==> flow/design.v <==
module CLK_DIV (
input		wire			i_ref_clk,
input		wire			i_rst_n,
input		wire			i_clk_en,
input		wire	[4:0]	i_div_ratio,
output		reg				o_div_clk
);
reg [4:0]	counter,n;
always@(posedge i_ref_clk, negedge i_rst_n)
begin
	if(!i_rst_n)
	n <= 0;
	else
	n <= i_div_ratio; 
end
always@(posedge i_ref_clk, negedge i_rst_n)
begin
	if(!i_rst_n)
	begin
		counter <= 0;
	end
	else if(counter < n-1)
	begin
		counter <= counter + 1;
	end
	else
	begin
		counter <= 0;
	end
end
always@(*)
begin
	if (i_clk_en & (n!=0|n!=1))
	begin
		o_div_clk = (counter < n >> 1) ? 1'b1:1'b0;
	end
	else
	begin
		o_div_clk = i_ref_clk;
	end
end
endmodule
* Reports on CLK_DIV *
The steps from the RTL of CLK_DIV to its reports follow in flow order.
Line numbers count from 1 in the design file above.
Operators carry their Yosys type and port widths (W data, S select, Z words).
Cell names lack the library's common part.
A cell with -- has no value.

set-up
  design top = CLK_DIV
  clock input = i_ref_clk
  standard-cell library = sky130hd
  corner = tt_025C_1v80

* Elaborated design *
Yosys after proc, flatten, opt, wreduce and memory -nomap, before mapping. Enables and synchronous resets that opt folds into registers are not counted as muxes. Memory bits, and registers merged into a memory's read port (data or address), are not among the register bits. Print and check cells are not counted. Equal cells are merged and count once.

word-level totals
  register bits = 10
  bits of input ports = 8
  output and inout bits = 1
  word-level cells = 13

cells by class
  add/subtract/negate cells = 2
  magnitude comparators = 2
  equality and inequality tests = 1
  muxes and demuxes = 3
  bitwise operators = 2
  reduce/logical cells = 1

operators with widths
  operator               count
  $lt A5 B32 Y1          1
  $sub A5 B1 Y6 const B  1
  $add A5 B1 Y5 const B  1
  $ne A5 B1 Y1 const B   1
  $lt A5 B4 Y1           1
  $reduce_bool A5 Y1     1
  $mux W5                1
  $mux W1                2
  $and A1 B1 Y1          1
  $or A1 B1 Y1           1

* Depth *
Longest topological path by Yosys (ltp), each cell counted once; first at word level (registers and memories cut), then after technology mapping (sequential cells cut; the memories' decode and read muxes count).

logic depth
  depth after elaboration = 4
  ABC_AREA = 0
  depth in mapped cells = 9
  depth with buffers taken out = 9

* After synthesis *
The flow's flattened synthesis, as Yosys stat reports it; memories are mapped. The netlist is that of the ABC_AREA named above (0 if unset); the other value can give another one.
The area totals of this step are shown rounded.

cells by type
  cell type  count
  dfrtp_1    10
  ha_1       10
  xnor2_1    4
  nor2_1     7
  inv_1      5
  xor2_1     2
  a21oi_4    1
  a211oi_1   2
  o211ai_2   1
  nand3_1    2
  nor3_2     1
  o21ai_0    2
  a31o_1     1
  nor2b_2    1
  o21a_1     1
  a31oi_1    1
  nand2b_1   1
  nand4_1    1

Other cell types: 2; their cells: 2.

synthesis totals
  standard cells after synthesis = 55
  synthesis area = 599 sq um
  sequential part of the area = 250 sq um
  mapped flip-flops = 10
  buffers = 0

## Implementation results

Module CLK_DIV, platform sky130hd: 2 stored runs of the flow (Yosys, OpenROAD) with differing settings, in no particular order. Input and output delays are each 20% of the period that was set; the output load is 0.01 pF.
"period reached": clock period set for the run, less the worst setup slack. It is reckoned from that one timing run; input and output delays stay at 20% of the period that was set.
"critical setup path time" is the time allowed to the run's worst setup path (the clock period less input and output delay, where it has them) less its slack. Clock arrival times count: a late capture clock shortens it, a late launch clock lengthens it.
"total power of the final layout": no workload was simulated; the value follows from the tool's default switching activity.
The results are shown rounded.
A setting shown as . is not set for that run.
Results: . = not shown.

setting or result                        run 1          run 2
period_ns                                1.06           2.98
CORE_UTILIZATION                         49             23
SETUP_SLACK_MARGIN                       0.26           0.01
PLACE_DENSITY_LB_ADDON                   0.26           0.23
TNS_END_PERCENT                          40             .
GPL_TIMING_DRIVEN                        1              .
CAP_MARGIN                               20             20
SLEW_MARGIN                              40             20
MAX_ROUTING_LAYER                        met5           met4
CORE_MARGIN                              2              2
CORE_ASPECT_RATIO                        .              0.81
CELL_PAD_IN_SITES_GLOBAL_PLACEMENT       .              1
CELL_PAD_IN_SITES_DETAIL_PLACEMENT       .              2
MIN_ROUTING_LAYER                        .              met2
netlist area reported by Yosys (sq um)   599            599
critical setup path time (ns)            1.64           .
type of the worst setup path             reg-to-output  .
final design utilization                 0.837          0.32
standard-cell area after layout (sq um)  942            782
setup slack of the worst path (ns)       -0.791         0.218
total negative slack (ns)                -4.33          0.000
period reached (ns)                      1.851          .
area inside the die boundary (sq um)     1,520          3,030
total power of the final layout (mW)     2.08           0.610
